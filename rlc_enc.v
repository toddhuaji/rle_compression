==> flow/design.v <==
module rle_enc (clk, rst, rd_req , recv_ready ,send_ready, in_data , out_data, end_of_stream ,wr_req);
input clk,rst; 				 
input recv_ready,send_ready;		 
input [7:0] in_data;			 
input end_of_stream ;			 
output [23:0] out_data;			 
output rd_req,wr_req;			 
reg rd_reg,wr_reg;			 
reg [22:0] bit_count;			 
reg [3:0] shift_count;			 
reg value_type;				 
reg [7:0] shift_buf;			 
reg [3:0] state;
reg [3:0] next_state;
reg new_bitstream; 			 
parameter INIT  = 4'b0000,REQUEST_INPUT = 4'b0001,WAIT_INPUT = 4'b0010,COUNT_BITS = 4'b0011,
SHIFT_BITS = 4'b0100,COUNT_DONE = 4'b0101,WAIT_OUTPUT = 4'b0110, RESET_COUNT = 4'b0111, READ_INPUT  = 4'b1000;
always @(state or recv_ready or send_ready or end_of_stream or bit_count or new_bitstream or shift_count) begin
	case(state)
		INIT: begin
			next_state = REQUEST_INPUT;
		end
		REQUEST_INPUT: begin
			if(recv_ready) next_state = WAIT_INPUT;
			else if(end_of_stream  && bit_count) next_state = COUNT_DONE;
			else next_state = REQUEST_INPUT;
		end
		WAIT_INPUT: next_state = READ_INPUT ;
		READ_INPUT : next_state = COUNT_BITS;
		COUNT_BITS: next_state = SHIFT_BITS;
		SHIFT_BITS:
		begin
			if(new_bitstream) next_state = COUNT_DONE;
			else begin
				if(shift_count == 7) next_state = REQUEST_INPUT;
				else next_state = COUNT_BITS;
			end
		end
		COUNT_DONE:
		begin
			if(send_ready) next_state = WAIT_OUTPUT ;
			else next_state = COUNT_DONE;
		end
		WAIT_OUTPUT : next_state = RESET_COUNT ;
		RESET_COUNT : begin
			if(end_of_stream ) next_state = INIT;
			else next_state = COUNT_BITS;
		end
		default: next_state = INIT;
	endcase
end
always @(posedge clk) begin
	if(rst) state <= INIT;
	else state <= next_state;
	case(state)
	INIT: begin
		rd_reg <= 0;
		wr_reg <= 0;
		bit_count <= 0;
		shift_buf <= 0;
		new_bitstream <=1;
	end
	REQUEST_INPUT: begin
		shift_count <= 0;
		rd_reg <= 1;
	end
	WAIT_INPUT: begin
		rd_reg <= 0;
	end
	READ_INPUT : begin
		shift_buf <= in_data;
	end
	COUNT_BITS: begin
		if(new_bitstream) begin
		value_type <= shift_buf[0];
		new_bitstream <= !new_bitstream;
		bit_count <= bit_count + 1;
		end
		else begin
			if(shift_buf[0] == value_type) begin 
			bit_count <= bit_count +1;
			end
			else begin 
			new_bitstream <= 1;
			end
		end
	end
	SHIFT_BITS: begin
		if(!new_bitstream) begin
		shift_buf <= (shift_buf >> 1);
		shift_count <= shift_count + 1;
		end
	end
	COUNT_DONE: begin
		wr_reg <= 1;
	end
	WAIT_OUTPUT : begin
		wr_reg <= 0;
	end
	RESET_COUNT : begin
		bit_count <= 0;
	end
	endcase
end
assign rd_req = rd_reg;
assign wr_req = wr_reg;
assign out_data[23] = value_type;
assign out_data[22:0] = bit_count[22:0];
endmodule
# Tool chain data of rle_enc
# What the tools print for rle_enc, step after step.
# Line numbers count from 1 in the design file above.
# Operators: Yosys type, input widths -> output width; for muxes data width and select width s.
# Cell names lack the library's common part.
inputs:
  design: "rle_enc"
  clock_port: "clk"
  library: "sky130hd"
  lib_corner: "tt_025C_1v80"

# After elaboration
# Yosys after proc, flatten, opt, wreduce and memory -nomap, before mapping. Memory bits, and registers merged into a memory's read port (data or address), are not among the register bits. Print and check cells are not counted. Equal cells are merged and count once.
bits:
  ff_bits: 43
  input_bits: 13
  out_inout_bits: 26
  elab_cells: 57
classes:
  n_addsub: 2
  equal: 12
  muxes: 19
  reduce_and_logical: 16
ops:
  columns: ["operator", "count"]
  rows:
  - ["$pmux 23 s2", 1]
  - ["$mux 23", 2]
  - ["$pmux 4 s9", 1]
  - ["$pmux 8 s3", 1]
  - ["$logic_and 1x23->1", 1]
  - ["$add 23x1->23 const B", 1]
  - ["$eq 4x3->1 const B", 5]
  - ["$reduce_bool 2->1", 5]
  - ["$mux 3", 3]
  - ["$reduce_and 2->1", 4]
  - ["$eq 4x2->1 const B", 2]
  - ["$pmux 4 s2", 1]
  - ["$mux 8", 1]
  - ["$reduce_or 2->1", 3]
  - ["$pmux 1 s2", 3]
  - ["$mux 2", 3]
  - ["$add 4x1->4 const B", 1]
  - ["$eq 4x1->1 const B", 1]
  - ["$eq 4x4->1 const B", 1]
  - ["$logic_not 4->1", 1]
  - ["$mux 4", 1]
  - ["$ne 3x3->1 const B", 1]
  - ["$reduce_bool 3->1", 1]
  - ["$ne 2x2->1 const B", 1]
  - ["$mux 1", 2]
  - ["$eq 1x1->1", 1]
  - ["$logic_not 1->1", 1]

# Logic depth
# Longest topological path by Yosys (ltp), each cell counted once; first at word level (registers and memories cut), then after technology mapping (sequential cells cut; the memories' decode and read muxes count).
depth:
  word_depth: 4
  abc_area: 0
  mapped_depth: 6
  mapped_depth_nobuf: 6

# After synthesis
# Yosys stat after the flow's synthesis: flattened, memories mapped to cells. It holds for the ABC_AREA given above (unset counts as 0); a run with the other value may have another netlist.
# Totals and module areas in this step are rounded.
types:
  columns: ["cell_type", "count", "area_total_um2"]
  rows:
  - ["edfxtp_1", 39, 1.17E+03]
  - ["dfxtp_1", 9, 180.173]
  - ["nor2_1", 27, 101.347]
  - ["xnor2_1", 9, 78.826]
  - ["a21oi_1", 13, 65.062]
  - ["a22o_1", 7, 61.309]
  - ["xor2_1", 6, 52.55]
  - ["nand3_1", 10, 50.048]
  - ["nand4_1", 7, 43.792]
  - ["nand2_1", 11, 41.29]
  - ["and2_1", 6, 37.536]
  - ["ha_1", 3, 37.536]
  - ["or4_1", 5, 37.536]
  - ["nor2b_1", 5, 31.28]
  - ["or3_1", 5, 31.28]
  - ["o31ai_1", 4, 30.029]
  - ["and4_1", 3, 26.275]
  - ["clkbuf_1", 7, 26.275]
# Other cell types: 24; their cells: 42.
synth_totals:
  cells: 218
  synth_area_um2: 2377
  seqArea_um2: 1351
  ffs: 48
  n_buf: 13

# Worst setup path after synthesis
# Path of least setup slack by OpenSTA after synthesis, without wires, with an ideal clock, recovery checks aside; 20% of the period is set as input and as output delay. Where synthesis merged equal registers, the netlist keeps one of their names.
synth_path:
  path_kind: "register -> register"
  from: "register state"
  to: "register bit_count[0]"
  period_ns: 2.74
  setup_ns: 0.411
  t_first_pin_ns: 0.000
  t_arrival_ns: 2.038
  t_required_ns: 2.329
  setup_slack_ns: 0.291
  path_delay_ns: 2.449
  path_stages: 6
  n_path_buf: 2
  synth_period_reached_ns: 2.449
# "path_delay_ns" = arrival - input delay + setup time.
# "path_stages": output pins that drive a net of the path, with the launching flip-flop's if there is one; two outputs of one cell count as two.
# "synth_period_reached_ns" is the clock period less the worst setup slack; recovery checks do not enter. This is arithmetic on one report: input and output delays are still those of the set period (20% each).
# Where an end lacks its bit number, it is one bit of the signal, or one of the new flip-flops if synthesis recoded a state register.
# At most two assigning lines are given for a register; there are more.
synth_between:
  cell_sequence: "dfxtp_1 > clkbuf_1 > or2_2 > clkbuf_8 > nor2_1 > a21oi_1"
synth_rtl:
  columns: ["element", "line", "text"]
  rows:
  - ["start: declaration", 13, "reg [3:0] state;"]
  - ["start: assignment", 53, "if(rst) state <= INIT;"]
  - ["start: assignment", 54, "else state <= next_state;"]
  - ["end: assignment", 77, "bit_count <= bit_count + 1;"]
  - ["end: assignment", 81, "bit_count <= bit_count +1;"]
  - ["end: declaration", 9, "reg [22:0] bit_count;"]
# Chain of elaborated cells between the ends: none given.

# Worst path after layout
# From the final timing report of job 2: the path of least setup slack in the routed layout; clock arrival at registers is part of the times.
layout_path:
  path_kind: "register -> register"
  from: "register bit_count[5]"
  to: "register bit_count[19]"
  period_ns: 1.83
  setup_ns: 0.13
  t_first_pin_ns: 0.29
  t_arrival_ns: 2.05
  t_required_ns: 2.00
  setup_slack_ns: -0.05
  path_stages: 5
  n_path_buf: 0
# Between the ends stands the longest chain of elaborated cells between them, by number of cells; it is not shown to be the way that was timed. Of several equally long chains one is given.
# A line is the first line of the expression or statement that the cell stems from. Yosys adds cells for indexed reads and writes and turns some case tables into memories.
# At most two assigning lines are given for a register; there are more.
layout_between:
  cell_sequence: "edfxtp_1 > nand3_2 > or4_4 > or4_4 > a21oi_2"
  elab_chain_cells: 4
  cone_cells: 4
  classes_between: "1 x add/sub; 3 x mux"
layout_rtl:
  columns: ["element", "line", "text"]
  rows:
  - ["start: declaration", 9, "reg [22:0] bit_count;"]
  - ["start: assignment", 77, "bit_count <= bit_count + 1;"]
  - ["start: assignment", 81, "bit_count <= bit_count +1;"]
  - ["$add 23x1->23", 81, null]
  - ["$mux 23", 80, "if(shift_buf[0] == value_type) begin"]
  - ["$mux 23", 74, "if(new_bitstream) begin"]
  - ["$pmux 23 s2", 55, "case(state)"]
  - ["end: assignment", 77, null]
  - ["end: assignment", 81, null]
  - ["end: declaration", 9, null]

==> runs of rle_enc <==
2 stored runs of rle_enc in the flow (synthesis by Yosys, layout by OpenROAD, sky130hd cells), in arbitrary order. Constraints: input delay and output delay 20% of the set period each, output load 0.01 pF.
"achieved_period_ns": clock period set for the run, less the worst setup slack. It is reckoned from that one timing run; input and output delays stay at 20% of the period that was set.
"critical_path_time_ns" means the part of the period allowed to the worst setup path (the constraints hold back 20% at inputs and 20% at outputs) less its slack; where the path has registers, the arrival times of their clocks count too.
"design_power_uw" rests on the timing tool's default activity at the inputs, not on a simulated workload.
Results are given in rounded form.

--- job 1 ---
==> flow/run.sh <==
#!/bin/bash
# the make line also repeats the synthesis and layout settings of config.mk as NAME=value (left out here)
make -C /OpenROAD-flow-scripts/flow DESIGN_CONFIG=/design/flow/config.mk WORK_HOME=/design/flow/orfs CLKGATE_MAP_FILE= finish
==> flow/config.mk <==
export PLATFORM = sky130hd
export DESIGN_NAME = rle_enc
export DESIGN_NICKNAME = rle_enc
export VERILOG_FILES = /design/flow/design.v
export SDC_FILE = /design/flow/constraint.sdc
export NUM_CORES = 4
export LEC_CHECK = 0
export CAP_MARGIN = 20
export CELL_PAD_IN_SITES_GLOBAL_PLACEMENT = 3
export CORE_MARGIN = 2
export CORE_UTILIZATION = 58
export GPL_TIMING_DRIVEN = 1
export MIN_ROUTING_LAYER = met2
export SETUP_SLACK_MARGIN = 0.18
export SLEW_MARGIN = 25
==> flow/constraint.sdc <==
create_clock -name core_clock -period 3.07 [get_ports {clk}]
set_input_delay 0.6140 -clock core_clock [delete_from_list [all_inputs] [get_ports {clk}]]
set_output_delay 0.6140 -clock core_clock [all_outputs]
set_load 0.01 [all_outputs]

==> results, as YAML <==
outcome: "did not finish, placement stopped with GPL-0301"

--- job 2 ---
==> flow/run.sh <==
#!/bin/bash
# the make line also repeats the synthesis and layout settings of config.mk as NAME=value (left out here)
make -C /OpenROAD-flow-scripts/flow DESIGN_CONFIG=/design/flow/config.mk WORK_HOME=/design/flow/orfs CLKGATE_MAP_FILE= finish
==> flow/config.mk <==
export PLATFORM = sky130hd
export DESIGN_NAME = rle_enc
export DESIGN_NICKNAME = rle_enc
export VERILOG_FILES = /design/flow/design.v
export SDC_FILE = /design/flow/constraint.sdc
export NUM_CORES = 4
export LEC_CHECK = 0
export CAP_MARGIN = 20
export CELL_PAD_IN_SITES_GLOBAL_PLACEMENT = 0
export CORE_MARGIN = 2
export CORE_UTILIZATION = 24
export CTS_CLUSTER_DIAMETER = 154
export GPL_ROUTABILITY_DRIVEN = 0
export GPL_TIMING_DRIVEN = 0
export HOLD_SLACK_MARGIN = -0.03
export MAX_ROUTING_LAYER = met5
export MIN_ROUTING_LAYER = met1
export PLACE_DENSITY_LB_ADDON = 0.17
export SLEW_MARGIN = 20
export TNS_END_PERCENT = 85
==> flow/constraint.sdc <==
create_clock -name core_clock -period 1.83 [get_ports {clk}]
set_input_delay 0.3660 -clock core_clock [delete_from_list [all_inputs] [get_ports {clk}]]
set_output_delay 0.3660 -clock core_clock [all_outputs]
set_load 0.01 [all_outputs]

==> results, as YAML <==
results:
  critical_path_time_ns: 1.88
  critical_path_type: "register -> register"
  achieved_period_ns: 1.884
  final_setup_ws_ns: -0.054
  post_route_stdcell_area_um2: 3402
  design_power_uw: 2744
  fin_util_pct: 35.1
  synth_chip_area_um2: 2377
  final_hold_ws_ns: 0.440
  die_footprint_um2: 10720
